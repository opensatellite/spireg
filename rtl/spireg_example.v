==> flow/design.v <==
`timescale 1ns / 1ps
module spireg #(
    parameter ADDR_W = 6,    
    parameter REG_W = 16     
) (
    input clk,
    input nrst,
    input mosi,
    output miso,
    input sclk,
    input nss,
    output [ADDR_W-1:0] reg_addr,
    input [REG_W-1:0] reg_data_i,
    output [REG_W-1:0] reg_data_o,
    output reg reg_data_o_vld,
    input [7:0] status,
    output [5:0] fastcmd,
    output reg fastcmd_vld
);
(* ASYNC_REG = "TRUE" *) reg mosi1, mosi2;
(* ASYNC_REG = "TRUE" *) reg sclk1, sclk2, sclk3;
(* ASYNC_REG = "TRUE" *) reg nss1, nss2, nss3;
reg [REG_W-2:0] mosi_sr;
wire [REG_W-1:0] isr; 
reg [REG_W-1:0] osr;
reg [7:0] cmd;   
reg cmd_vld;
wire [5:0] new_reg_addr;
wire [REG_W-1:0] reg_data_i_be;
reg [REG_W-1:0] reg_data_o_be; 
reg [$clog2(REG_W)-1:0] cnt; 
reg [1:0] state;
wire sclk_samp, sclk_upd, sel, desel, nss_val;
assign isr = {mosi_sr, mosi2};
assign miso = osr[REG_W-1];
assign reg_addr = cmd[ADDR_W-1:0];
assign new_reg_addr = reg_addr + 1;
assign fastcmd = cmd[5:0];
generate 
genvar i;
for(i = 0; i < REG_W / 8; i = i + 1) begin
    integer j = REG_W / 8 - 1 - i;
    assign reg_data_i_be[(i*8)+:8] = reg_data_i[(j*8)+:8];
    assign reg_data_o[(i*8)+:8] = reg_data_o_be[(j*8)+:8];
end
endgenerate
localparam cmd_reg_rd = 2'b00;
localparam cmd_reg_wr = 2'b10;
localparam cmd_fastcmd = 2'b11;
always @(posedge clk)
if(!nrst) begin
    mosi_sr <= 0;
    osr <= 0;
    cmd <= 0;
    cmd_vld <= 0; 
    reg_data_o_be <= 0;
    reg_data_o_vld <= 0;
    fastcmd_vld <= 0;
    cnt <= 0;
    state <= 2'd0;
end else begin
    if(reg_data_o_vld) begin
        reg_data_o_vld <= 0;
        cmd <= {cmd[7:6], new_reg_addr};
    end
    if(fastcmd_vld) fastcmd_vld <= 0;
    case(state)
    2'd0: if(nss_val) begin      
            state <= 2'd1;
        end          
    2'd1: if(!nss_val) begin     
            cmd_vld <= 0;
            cnt <= 0;    
            osr <= {status, {(REG_W-8){1'b0}}};
            state <= 2'd2;
        end
    2'd2: if(nss_val) begin   
            state <= 2'd1;
        end else if(sclk_samp) begin
            if(!cmd_vld && (cnt == 4'd7)) begin
                cmd <= isr;
                if(isr[7:6] == cmd_fastcmd) begin
                    if(!fastcmd_vld) fastcmd_vld <= 1;
                    state <= 2'd0;
                end else begin
                    state <= 2'd3;
                end
            end else if(cmd_vld && (cnt == (REG_W-1))) begin
                if(cmd[7:6] == cmd_reg_wr) begin
                    reg_data_o_be <= isr;
                    if(!reg_data_o_vld) reg_data_o_vld <= 1;
                end
                state <= 2'd3;
            end else begin
                mosi_sr <= isr[REG_W-2:0];
                state <= 2'd3;
            end
        end
    2'd3: if(nss_val) begin   
            state <= 2'd1;
        end else if(sclk_upd) begin
            if((!cmd_vld && (cnt == 4'd7)) ||
               (cmd_vld && (cnt == (REG_W-1)))) begin
                if(!cmd_vld) cmd_vld <= 1;
                if(cmd[7:6] == cmd_reg_rd) begin
                    osr <= reg_data_i_be;
                    cmd <= {cmd[7:6], new_reg_addr};
                end else begin
                    osr <= {REG_W{1'b0}};
                end
                cnt <= 0;
                state <= 2'd2;
            end else begin
                osr <= {osr[REG_W-2:0], 1'b0};
                cnt <= cnt + 1;
                state <= 2'd2; 
            end
        end
    endcase 
end
assign sclk_samp = sclk2 && (!sclk3);    
assign sclk_upd = (!sclk2) && sclk3;     
assign nss_val = nss2;
always @(posedge clk)
if(!nrst) begin
    mosi1 <= 0;
    mosi2 <= 0;
    sclk1 <= 0;
    sclk2 <= 0;
    sclk3 <= 0;
    nss1 <= 0;
    nss2 <= 0;
end else begin
    mosi1 <= mosi;
    mosi2 <= mosi1;
    sclk1 <= sclk;
    sclk2 <= sclk1;
    sclk3 <= sclk2;
    nss1 <= nss;
    nss2 <= nss1;
end
endmodule
`timescale 1ns / 1ps
module spireg_example(
    input clk,
    input nrst,
    input mosi,
    output miso,
    input sclk,
    input nss
);
localparam integer ADDR_WIDTH = 3;   
localparam integer REG_WIDTH = 16;   
wire [ADDR_WIDTH-1:0] reg_addr;
wire [REG_WIDTH-1:0] reg_data_i, reg_data_o;
wire reg_data_o_vld;
wire [7:0] status;
wire [5:0] fastcmd;
wire fastcmd_vld;
reg [REG_WIDTH-1:0] mem [0:(2**ADDR_WIDTH-1)];
spireg #(
    .REG_W(REG_WIDTH)
) spireg_inst(
    .clk(clk),
    .nrst(nrst),
    .mosi(mosi),
    .miso(miso),
    .sclk(sclk),
    .nss(nss),
    .reg_addr(reg_addr),
    .reg_data_i(reg_data_i),
    .reg_data_o(reg_data_o),
    .reg_data_o_vld(reg_data_o_vld),
    .status(status),
    .fastcmd(fastcmd),
    .fastcmd_vld(fastcmd_vld)
);
assign reg_data_i = mem[reg_addr];
assign status = mem[0][7:0];
integer i;
always @(posedge clk or negedge nrst)
if(!nrst) begin
    for(i = 0; i < 2**ADDR_WIDTH; i = i+1)
        mem[i] <= 0;
end else begin
    if(fastcmd_vld) begin
        case(fastcmd)
            6'd0:  mem[0] <= mem[0] &~ {{(REG_WIDTH - 16){1'b0}}, 16'b00000000_00000001};
            6'd1:  mem[0] <= mem[0] |  {{(REG_WIDTH - 16){1'b0}}, 16'b00000000_00000001};
            6'd2:  mem[0] <= mem[0] &~ {{(REG_WIDTH - 16){1'b0}}, 16'b00000000_00000010};
            6'd3:  mem[0] <= mem[0] |  {{(REG_WIDTH - 16){1'b0}}, 16'b00000000_00000010};
            6'd4:  mem[0] <= mem[0] &~ {{(REG_WIDTH - 16){1'b0}}, 16'b00000000_00000100};
            6'd5:  mem[0] <= mem[0] |  {{(REG_WIDTH - 16){1'b0}}, 16'b00000000_00000100};
            6'd6:  mem[0] <= mem[0] &~ {{(REG_WIDTH - 16){1'b0}}, 16'b00000000_00001000};
            6'd7:  mem[0] <= mem[0] |  {{(REG_WIDTH - 16){1'b0}}, 16'b00000000_00001000};
            6'd8:  mem[0] <= mem[0] &~ {{(REG_WIDTH - 16){1'b0}}, 16'b00000000_00010000};
            6'd9:  mem[0] <= mem[0] |  {{(REG_WIDTH - 16){1'b0}}, 16'b00000000_00010000};
            6'd10: mem[0] <= mem[0] &~ {{(REG_WIDTH - 16){1'b0}}, 16'b00000000_00100000};
            6'd11: mem[0] <= mem[0] |  {{(REG_WIDTH - 16){1'b0}}, 16'b00000000_00100000};
            6'd12: mem[0] <= mem[0] &~ {{(REG_WIDTH - 16){1'b0}}, 16'b00000000_01000000};
            6'd13: mem[0] <= mem[0] |  {{(REG_WIDTH - 16){1'b0}}, 16'b00000000_01000000};
            6'd14: mem[0] <= mem[0] &~ {{(REG_WIDTH - 16){1'b0}}, 16'b00000000_10000000};
            6'd15: mem[0] <= mem[0] |  {{(REG_WIDTH - 16){1'b0}}, 16'b00000000_10000000};
            6'd16: mem[0] <= mem[0] &~ {{(REG_WIDTH - 16){1'b0}}, 16'b00000001_00000000};
            6'd17: mem[0] <= mem[0] |  {{(REG_WIDTH - 16){1'b0}}, 16'b00000001_00000000};
            6'd18: mem[0] <= mem[0] &~ {{(REG_WIDTH - 16){1'b0}}, 16'b00000010_00000000};
            6'd19: mem[0] <= mem[0] |  {{(REG_WIDTH - 16){1'b0}}, 16'b00000010_00000000};
            6'd20: mem[0] <= mem[0] &~ {{(REG_WIDTH - 16){1'b0}}, 16'b00000100_00000000};
            6'd21: mem[0] <= mem[0] |  {{(REG_WIDTH - 16){1'b0}}, 16'b00000100_00000000};
            6'd22: mem[0] <= mem[0] &~ {{(REG_WIDTH - 16){1'b0}}, 16'b00001000_00000000};
            6'd23: mem[0] <= mem[0] |  {{(REG_WIDTH - 16){1'b0}}, 16'b00001000_00000000};
            6'd24: mem[0] <= mem[0] &~ {{(REG_WIDTH - 16){1'b0}}, 16'b00010000_00000000};
            6'd25: mem[0] <= mem[0] |  {{(REG_WIDTH - 16){1'b0}}, 16'b00010000_00000000};
            6'd26: mem[0] <= mem[0] &~ {{(REG_WIDTH - 16){1'b0}}, 16'b00100000_00000000};
            6'd27: mem[0] <= mem[0] |  {{(REG_WIDTH - 16){1'b0}}, 16'b00100000_00000000};
            6'd28: mem[0] <= mem[0] &~ {{(REG_WIDTH - 16){1'b0}}, 16'b01000000_00000000};
            6'd29: mem[0] <= mem[0] |  {{(REG_WIDTH - 16){1'b0}}, 16'b01000000_00000000};
            6'd30: mem[0] <= mem[0] &~ {{(REG_WIDTH - 16){1'b0}}, 16'b10000000_00000000};
            6'd31: mem[0] <= mem[0] |  {{(REG_WIDTH - 16){1'b0}}, 16'b10000000_00000000};
        endcase
    end else if(reg_data_o_vld) begin
        mem[reg_addr] <= reg_data_o;
    end
end
endmodule
# Reports on spireg_example
# What the tools print for spireg_example, step after step.
# Line numbers count from 1 in the design file above.
# Library cell names are shortened.
# A cell with - has no value.
# design
top,spireg_example
clk_port,clk
library,sky130hd
pvt_corner,tt_025C_1v80

# Elaborated design
# Counts by Yosys on the flattened word-level netlist (proc, flatten, opt, wreduce). Print and check cells are left out. Cells with the same type and inputs are merged into one.
# op_classes
bitwise,9
add_sub_neg,2
mux,41
eq_ne,101
n_reduce_logical,46
# op_table
op,count
33-bit AND reduction,16
16-bit parallel mux with 32-bit select,1
16-bit parallel mux with 8-bit select,1
16-bit two-way mux,8
6-bit by 5-bit equality test with 1-bit output with constant B,16
2-bit inequality test with constant B,34
8-bit two-way mux,7
3-bit inequality test with constant B,16
6-bit by 4-bit equality test with 1-bit output with constant B,8
16-bit parallel mux with 2-bit select,1
6-bit by 3-bit equality test with 1-bit output with constant B,4
3-bit AND reduction,7
8-bit parallel mux with 2-bit select,1
4-bit two-way mux,4
2-bit two-way mux,8
5-bit AND reduction,3
3-bit equality test with constant B,4
6-bit by 2-bit equality test with 1-bit output with constant B,2
1-bit NOT,9
2-bit equality test with constant B,4
4-bit parallel mux with 2-bit select,1
2-bit parallel mux with 4-bit select,1
7-bit OR reduction,1
2-bit by 1-bit inequality test with 1-bit output with constant B,3
2-bit nonzero test,3
3-bit by 1-bit inequality test with 1-bit output with constant B,2
3-bit by 2-bit equality test with 1-bit output with constant B,2
6-bit by 1-bit adder with 6-bit output with constant B,1
# Not listed: further kinds 20, cells in them 31.
# word_totals
regBits,199
out_inout_bits,1
input_bits,5
wordCells,239

# Longest topological paths
# Longest topological path by Yosys (ltp), each cell counted once; first at word level (registers and memories cut), then after technology mapping (sequential cells cut; the memories' decode and read muxes count).
# logic_depth
depth_word,7
ABC_AREA,0
depth_mapped,11

# Netlist
# The flow's flattened synthesis, as Yosys stat reports it; memories are mapped. The netlist is that of the ABC_AREA named above (0 if unset); the other value can give another one.
# Totals and module areas in this step are rounded.
# mapped
yosys_area_um2,9210
cells,918
buf_cells,71
seqArea_um2,4640
ff_cells,200
# by_type
type,count,type_area_um2
dfrtp_1,128,3.2E+03
dfxtp_1,72,1.44E+03
mux2_2,91,1.02E+03
nand2_1,143,536.765
a21oi_1,74,370.355
o21ai_0,62,310.298
a222oi_1,27,270.259
nand3_1,34,170.163
buf_2,33,165.158
a22oi_1,21,157.651
a31oi_1,17,106.352
nor2_1,28,105.101
clkbuf_1,23,86.333
and2_1,13,81.328
ha_1,6,75.072
o211ai_1,10,75.072
and3_1,9,56.304
buf_4,7,52.55
# Other cell types: 52; their cells: 120.
# By module: a second synthesis without flattening, with its own total; a netlist apart from the flattened one above.
# unflattened
hier_cells,933
hier_area_um2,9500
# Each row is one instance without its submodules.
# modules
module,mod_seq_area_um2,n_inst,mod_area_um2,n_cells
spireg_example,3200,1,6300,598
spireg #(REG_W=16),1440,1,3200,335

# Path before layout
# OpenSTA on the mapped netlist: ideal clock, no wires. The path of least setup slack (recovery checks aside). Input and output delay are each 20% of the period. Register names are those of the netlist, which keeps one name where synthesis merged equal registers.
# synth_path
kind,register to register
startpoint,register spireg_inst.cmd[1]
endpoint,register spireg_inst.osr[3]
path_slack_ns,0.092
t_required_ns,1.977
setup_time_ns,0.123
path_stages,12
n_path_buf,4
t_first_pin_ns,0.000
t_arrival_ns,1.885
path_delay_ns,2.008
tclk_ns,2.1
period_less_setup_slack_ns,2.008
# "path_delay_ns" = arrival - input delay + setup time.
# "path_stages": output pins that drive a net of the path, with the launching flip-flop's if there is one; two outputs of one cell count as two.
# "period_less_setup_slack_ns" = period - worst setup slack (recovery checks aside). The figure is calculated, with input and output delays left at 20% of the set period.
# The rows between start and end are the longest chain of elaborated cells between them; the timing report does not say that the signal goes this way. Where chains are equally long, one stands for them.
# A line is the first line of the expression or statement that the cell stems from. Yosys adds cells for indexed reads and writes and turns some case tables into memories.
# A register here has more assigning lines than the two given.
# synth_between
path_cell_list,dfxtp_1 > buf_2 > inv_1 > ha_1 > buf_2 > or2_2 > clkbuf_1 > buf_2 > nor3_1 > a31oi_1 > a32oi_1 > o21ai_0
elab_chain_cells,7
# synth_rtl
element,line_no,source
start: declaration,26,reg [7:0] cmd;
start: assignment,64,"cmd <= {cmd[7:6], new_reg_addr};"
start: assignment,81,cmd <= isr;
3-bit equality test,178,assign reg_data_i = mem[reg_addr];
16-bit parallel mux with 8-bit select,178,
16-bit two-way mux,105,if(cmd[7:6] == cmd_reg_rd) begin
16-bit two-way mux,102,if((!cmd_vld && (cnt == 4'd7)) ||
16-bit two-way mux,101,end else if(sclk_upd) begin
16-bit two-way mux,99,2'd3: if(nss_val) begin
16-bit parallel mux with 2-bit select,67,case(state)
end: assignment,74,"osr <= {status, {(REG_W-8){1'b0}}};"
end: assignment,106,osr <= reg_data_i_be;
end: declaration,25,reg [REG_W-1:0] osr;

# Timing after layout
# Path of least setup slack in the final report of stored run 1 (OpenROAD, finished layout, wires in). Where an end is a register, its clock arrival counts in the times.
# layout_path
kind,register to register
startpoint,register spireg_inst.cmd[0]
endpoint,register mem[0][2]
t_first_pin_ns,0.45
n_path_buf,1
setup_time_ns,0.11
tclk_ns,2.05
t_required_ns,2.39
t_arrival_ns,2.40
path_slack_ns,-0.01
path_stages,9
# The rows between start and end are the longest chain of elaborated cells between them; the timing report does not say that the signal goes this way. Where chains are equally long, one stands for them.
# A register here has more assigning lines than the two given.
# layout_between
path_cell_list,dfxtp_4 > clkinvlp_4 > ha_4 > buf_4 > nor2_4 > o21a_1 > a2bb2oi_4 > nand3_2 > mux2_4
elab_chain_cells,4
# layout_rtl
element,line_no,source
start: declaration,26,reg [7:0] cmd;
start: assignment,64,"cmd <= {cmd[7:6], new_reg_addr};"
start: assignment,81,cmd <= isr;
3-bit logical NOT,222,mem[reg_addr] <= reg_data_o;
16-bit two-way mux,222,
16-bit two-way mux,221,end else if(reg_data_o_vld) begin
16-bit two-way mux,186,if(fastcmd_vld) begin
end: assignment,188,"6'd0:  mem[0] <= mem[0] &~ {{(REG_WIDTH - 16){1'b0}}, 16'b00000000_00000001};"
end: assignment,189,"6'd1:  mem[0] <= mem[0] |  {{(REG_WIDTH - 16){1'b0}}, 16'b00000000_00000001};"
end: declaration,160,reg [REG_WIDTH-1:0] mem [0:(2**ADDR_WIDTH-1)];

# Measured results for spireg_example: 2 stored runs of the Yosys and OpenROAD flow on sky130hd. The settings differ; the order carries no meaning. The constraints put input and output delay at 20% of the set period each and load the outputs with 0.01 pF.
# "period_less_ws_ns": clock period set for the run, less the worst setup slack. It is reckoned from that one timing run; input and output delays stay at 20% of the period that was set.
# "worstPathTime_ns": the worst setup path's part of the clock period (all of it between registers, 20% less for each end at a port) less its slack. A launch clock that arrives late makes it longer, a capture clock that arrives late makes it shorter.
# "fin_power_mw": no workload was simulated; the value follows from the tool's default switching activity.
# Values from the reports are rounded here.
# A setting shown as . is not set for that run.
run name,period_ns,CORE_UTILIZATION,SETUP_SLACK_MARGIN,PLACE_DENSITY_LB_ADDON,CORE_MARGIN,CELL_PAD_IN_SITES_DETAIL_PLACEMENT,ABC_AREA,CAP_MARGIN,SLEW_MARGIN,synthesis_area_um2,die_footprint_um2,stdcell_area_um2,utilization_pct,setup_worst_slack_ns,tns_setup_ns,fin_power_mw,period_less_ws_ns,worstPathTime_ns,critical_path_type
stored run 1,2.05,23,0.47,0.23,2,2,0,20,20,9210,41700,12500,31.5,-0.008,-0.011,7.74,2.058,2.06,register to register
stored run 2,2.45,40,0.06,.,2,.,.,20,20,9210,24300,10200,44.9,0.199,0.000,6.15,2.251,2.25,register to register
